==> flow/design.v <==
`timescale 1ns/1ns
module IR(input clk,input rst , input [15:0] data_in , input IRwrite ,output [15:0] inst,output [12:0] addr) ;
reg[15:0] data ;
always @ (posedge clk ) begin
 if (rst)
	data<= 16'd0;
 if(IRwrite )
	data <= data_in ;
end
assign inst = data;
assign addr=  data[12:0];
endmodule
# Tool chain data of IR
# Tool output for the design above, in the order of the flow.
# Lines are those of the file above, counted from 1.
# Operators: Yosys type, input widths -> output width; for muxes data width and select width s.
# Library cell names are shortened.
inputs:
  design: "IR"
  clk_port: "clk"
  lib: "sky130hd"
  corner: "tt_025C_1v80"

# Word level
# Counts by Yosys on the flattened word-level netlist (proc, flatten, opt, wreduce; memories kept). Register bits leave out memories and registers merged into their read ports (data or address). Print and check cells are left out. Cells with the same type and inputs are merged into one.
bits:
  mem_bits_ro: 0
  latch_bits: 0
  clocked_rd_ports_x_width: 0
  mem_count: 0
  ramBits: 0
  reg_bits: 16
op_classes:
  cmp: 0
  muxes: 2
  div: 0
  multipliers: 0
  shifts: 0
  reduce_logical: 1
  add_sub_neg: 0
  equal: 0
  n_logic: 0
ops:
  columns: ["cell", "count"]
  rows:
  - ["$mux 16", 2]
  - ["$reduce_bool 2->1", 1]

# Longest topological paths
# Depth = most cells in a row (Yosys ltp): at word level without a register or memory, in the mapped netlist without a sequential cell, where the memories' decode and read muxes count.
depth:
  ltp_word: 2
  ABC_AREA: 0
  depth_mapped: 2

# Mapped cells and area
# Yosys stat after the flow's synthesis: flattened, memories mapped to cells. It holds for the ABC_AREA given above (unset counts as 0); a run with the other value may have another netlist.
synth_totals:
  n_buf: 14
  yosys_area_mm2: 0.0007107
  seq_area_mm2: 0.0004805
  cells: 47
  flip_flops: 16
by_type:
  columns: ["type", "count", "area_total_um2"]
  rows:
  - ["edfxtp_1", 16, 480.461]
  - ["buf_4", 13, 97.594]
  - ["and2_2", 12, 90.086]
  - ["and2_1", 4, 25.024]
  - ["buf_6", 1, 11.261]
  - ["or2_2", 1, 6.256]

# Path before layout
# OpenSTA on the mapped netlist: ideal clock, no wires. The path of least setup slack (recovery checks aside). Input and output delay are each 20% of the period. Register names are those of the netlist, which keeps one name where synthesis merged equal registers.
synth_path:
  path_kind: "input-to-reg"
  startpoint: "input IRwrite"
  endpoint: "register data[0]"
  path_delay_ns: 0.702
  path_buffers: 0
  input_delay_ns: 0.360
  period_ns: 1.8
  path_slack_ns: 0.738
  arrival_time_ns: 0.771
  path_stages: 1
  t_first_pin_ns: 0.360
  synth_period_reached_ns: 1.062
# "path_delay_ns" is the arrival time less input delay plus setup time.
# "path_stages" counts driving pins, that of a launching flip-flop among them; a cell with two outputs on the path counts twice.
# "synth_period_reached_ns" = period - worst setup slack (recovery checks aside). The figure is calculated, with input and output delays left at 20% of the set period.
# Between the ends stands the longest chain of elaborated cells between them, by number of cells; it is not shown to be the way that was timed. Of several equally long chains one is given.
# A line is the first line of the expression or statement that the cell stems from. Yosys adds cells for indexed reads and writes and turns some case tables into memories.
# The path ends at the enable pin of a flip-flop; only ways to that pin are counted.
synth_between:
  cell_sequence: "or2_2"
  elab_chain_len: 1
synth_lines:
  columns: ["element", "line", "source"]
  rows:
  - ["from (decl)", 2, "module IR(input clk,input rst , input [15:0] data_in , input IRwrite ,output [15:0] inst,output [12:0] addr) ;"]
  - ["$reduce_bool 2->1", null, null]
  - ["to (assign)", 6, "data<= 16'd0;"]
  - ["to (assign)", 8, "data <= data_in ;"]
  - ["to (decl)", 3, "reg[15:0] data ;"]

# Worst path after layout
# From the final timing report of flow run A: the path of least setup slack in the routed layout; clock arrival at registers is part of the times.
layout_path:
  path_kind: "reg-to-output"
  startpoint: "register data[7]"
  endpoint: "output addr[7]"
  period_ns: 1.6
  path_buffers: 1
  t_first_pin_ns: 0.25
  path_stages: 2
  output_delay_ns: 0.32
  arrival_time_ns: 1.15
  path_slack_ns: 0.13
layout_between:
  cell_sequence: "edfxtp_1 > clkdlybuf4s50_1"
  elab_chain_len: 0
layout_lines:
  columns: ["element", "line", "source"]
  rows:
  - ["from (decl)", 3, "reg[15:0] data ;"]
  - ["from (assign)", 6, "data<= 16'd0;"]
  - ["from (assign)", 8, "data <= data_in ;"]
  - ["to (decl)", 2, "module IR(input clk,input rst , input [15:0] data_in , input IRwrite ,output [15:0] inst,output [12:0] addr) ;"]

# Module IR, platform sky130hd: 2 stored runs of the flow (Yosys, OpenROAD) with differing settings, in no particular order. Input and output delays are each 20% of the period that was set; the output load is 0.01 pF.
# "worst_setup_path_time_ns" means the part of the period allowed to the worst setup path (the constraints hold back 20% at inputs and 20% at outputs) less its slack; where the path has registers, the arrival times of their clocks count too.
# "power.total_mw" is the tool's figure for a default switching activity; nothing was simulated.
runs:
  - name: "flow run A"
    settings:
      period_ns: 1.6
      CORE_UTILIZATION: 24
      PLACE_DENSITY_LB_ADDON: 0.25
      CORE_ASPECT_RATIO: 0.63
      CELL_PAD_IN_SITES_GLOBAL_PLACEMENT: 1
      TNS_END_PERCENT: 45
      GPL_ROUTABILITY_DRIVEN: 1
      SLEW_MARGIN: 20
      CAP_MARGIN: 20
      CORE_MARGIN: 2
    results:
      final_setup_ws_ns: 0.132
      die_area_mm2: 0.0034241
      utilization_frac: 0.42
      worst_setup_path_time_ns: 1.15
      path_kind: "reg-to-output"
      setup_tns_ns: 0.000
      power.total_mw: 1.063
      post_synth_area_mm2: 0.0007107
      stdcell_area_mm2: 0.0011674
  - name: "flow run B"
    settings:
      period_ns: 0.558
      CORE_UTILIZATION: 68
      SETUP_SLACK_MARGIN: 0.08
      PLACE_DENSITY: 0.7
      CORE_ASPECT_RATIO: 0.86
      CELL_PAD_IN_SITES_GLOBAL_PLACEMENT: 0
      CELL_PAD_IN_SITES_DETAIL_PLACEMENT: 1
      GPL_TIMING_DRIVEN: 1
      CTS_CLUSTER_DIAMETER: 397
      SLEW_MARGIN: 0
      CAP_MARGIN: 20
      CORE_MARGIN: 2
    outcome: "did not finish, floorplanning stopped with PDN-0185"
