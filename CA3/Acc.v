==> flow/design.v <==
`timescale 1ns/1ns
module Acc(input clk,input rst , input [15:0] data_in , input accwrite , output [15:0] data_out ) ;
reg[15:0] data;
always @ (posedge clk , posedge rst ) begin
	if(rst)
		data <= 16'd0;
	else if (accwrite)
		data<= data_in ;
end
assign data_out = data;
endmodule
## Tool chain data of Acc

Tool output for the design above, in the order of the flow.
Line numbers count from 1 in the design file above.
Cell names lack the library's common part.
The mark -- stands for no value.

- Top module: Acc
- Clock port: clk
- Cell library: sky130hd
- Timing corner: tt_025C_1v80

## Elaborated design

Counts by Yosys on the flattened word-level netlist (proc, flatten, opt, wreduce; memories kept). Register bits leave out memories and registers merged into their read ports (data or address); mux counts leave out enables and synchronous resets folded into registers. Print and check cells are left out. Cells with the same type and inputs are merged into one.

- Cells after elaboration: 1
- Register bits after elaboration: 16

## Depth

Yosys ltp: most cells in a row. Word level: on the elaborated netlist, between registers, memories and ports. Mapped: between sequential cells and ports; inverters and the memories' decode and read muxes count.

- Word-level depth: 0
- ABC_AREA: 1
- Mapped depth: 5

## Netlist

The flow's flattened synthesis, as Yosys stat reports it; memories are mapped. The netlist is that of the ABC_AREA named above (0 if unset); the other value can give another one.
The area totals of this step are shown rounded.

Cells by type:

| cell type | number |
|---|---|
| dfrtp_1 | 16 |
| nand2_1 | 43 |
| nand2_2 | 5 |
| buf_6 | 2 |
| buf_12 | 1 |
| inv_6 | 1 |
| inv_1 | 1 |

- Sequential part of the area: 400 µm²
- Mapped flip-flops: 16
- Chip area (Yosys): 648 µm²
- Mapped cells: 69
- Buffer cells: 3

## Timing after synthesis

Path of least setup slack by OpenSTA after synthesis, without wires, with an ideal clock, recovery checks aside; 20% of the period is set as input and as output delay. Where synthesis merged equal registers, the netlist keeps one of their names.

- Path type: input port to flip-flop
- Start: in accwrite
- End: reg data[10]
- Slack: 147 ps
- Time at the first pin: 158 ps
- Setup time: 117 ps
- Arrival time: 524 ps
- Data required time: 671 ps
- Buffers on the path: 2
- Delay of the path: 483 ps
- Driving pins on the path: 5
- Clock period: 788 ps
- Synthesis period reached: 641 ps

"delay of the path" is the arrival time less input delay plus setup time.
"driving pins on the path" counts driving pins, that of a launching flip-flop among them; a cell with two outputs on the path counts twice.
"synthesis period reached" = period - worst setup slack (recovery checks aside). The figure is calculated, with input and output delays left at 20% of the set period.

- Cell sequence: buf_6 > inv_6 > buf_12 > nand2_1 > nand2_1

RTL lines, path post-synthesis:

| element | RTL line | text |
|---|---|---|
| start, declared | 2 | `module Acc(input clk,input rst , input [15:0] data_in , input accwrite , output [15:0] data_out ) ;` |
| end, assigned | 6 | `data <= 16'd0;` |
| end, assigned | 8 | `data<= data_in ;` |
| end, declared | 3 | `reg[15:0] data;` |

No chain of elaborated cells between the ends is given.

## Timing after layout

From the final timing report of entry B: the path of least setup slack in the routed layout; clock arrival at registers is part of the times.
The path's times are printed in steps of 10 ps; the period is the one set.

- Path type: flip-flop to output port
- Start: reg data[4]
- End: out data_out[4]
- Arrival time: 920 ps
- Driving pins on the path: 2
- Data required time: 950 ps
- Clock period: 1190 ps
- Slack: 40 ps
- Time at the first pin: 250 ps
- Buffers on the path: 1

- Cell sequence: dfrtp_1 > dlygate4sd2_1
- Length of the longest elaborated chain: 0
- Elaborated cells on any way between the ends: 0
- Source lines of those cells: 0

RTL lines, path post-layout:

| element | RTL line | text |
|---|---|---|
| start, declared | 3 | `reg[15:0] data;` |
| start, assigned | 6 | `data <= 16'd0;` |
| start, assigned | 8 | `data<= data_in ;` |
| end, declared | 2 | `module Acc(input clk,input rst , input [15:0] data_in , input accwrite , output [15:0] data_out ) ;` |

Wiki page: Acc / flow data

Top module Acc; platform sky130hd; tools Yosys and OpenROAD; 2 stored runs in no particular order. Input and output delays are each 20% of the period that was set; the output load is 0.01 pF.
"allowed time less slack (worst setup path)" = time allowed to the worst setup path (clock period - input delay - output delay, where it has them) - its slack; a late launch clock adds to it, a late capture clock takes from it.
"allowed time less slack (worst setup path)" is given in steps of 10 ps.
Measured values are rounded.
A setting shown as -- is not set for that run.
A result given as -- is not shown for that run.

| name | entry A | entry B |
|---|---|---|
| period_ns | 0.604 | 1.19 |
| CORE_UTILIZATION | 42 | 15 |
| PLACE_DENSITY | 0.5 | 0.4 |
| CORE_ASPECT_RATIO | 0.96 | -- |
| CORE_MARGIN | 5 | 2 |
| CELL_PAD_IN_SITES_GLOBAL_PLACEMENT | 2 | -- |
| TNS_END_PERCENT | 25 | -- |
| ABC_AREA | 1 | 1 |
| GPL_ROUTABILITY_DRIVEN | 0 | 1 |
| CAP_MARGIN | 25 | 20 |
| MAX_ROUTING_LAYER | met4 | met5 |
| SLEW_MARGIN | 20 | 20 |
| GPL_TIMING_DRIVEN | -- | 0 |
| CTS_CLUSTER_DIAMETER | -- | 118 |
| netlist area reported by Yosys (µm²) | -- | 648 |
| worst setup slack after layout (ps) | -- | 35 |
| setup total negative slack (ps) | -- | 0 |
| final worst hold slack (ps) | -- | 243 |
| standard-cell area of the final layout (µm²) | -- | 1100 |
| allowed time less slack (worst setup path) (ps) | -- | 920 |
| critical path kind | -- | flip-flop to output port |
| utilization in the final report (%) | -- | 26.9 |
| area inside the die boundary (µm²) | -- | 4860 |

Entry A: unfinished; error GPL-0301 in placement
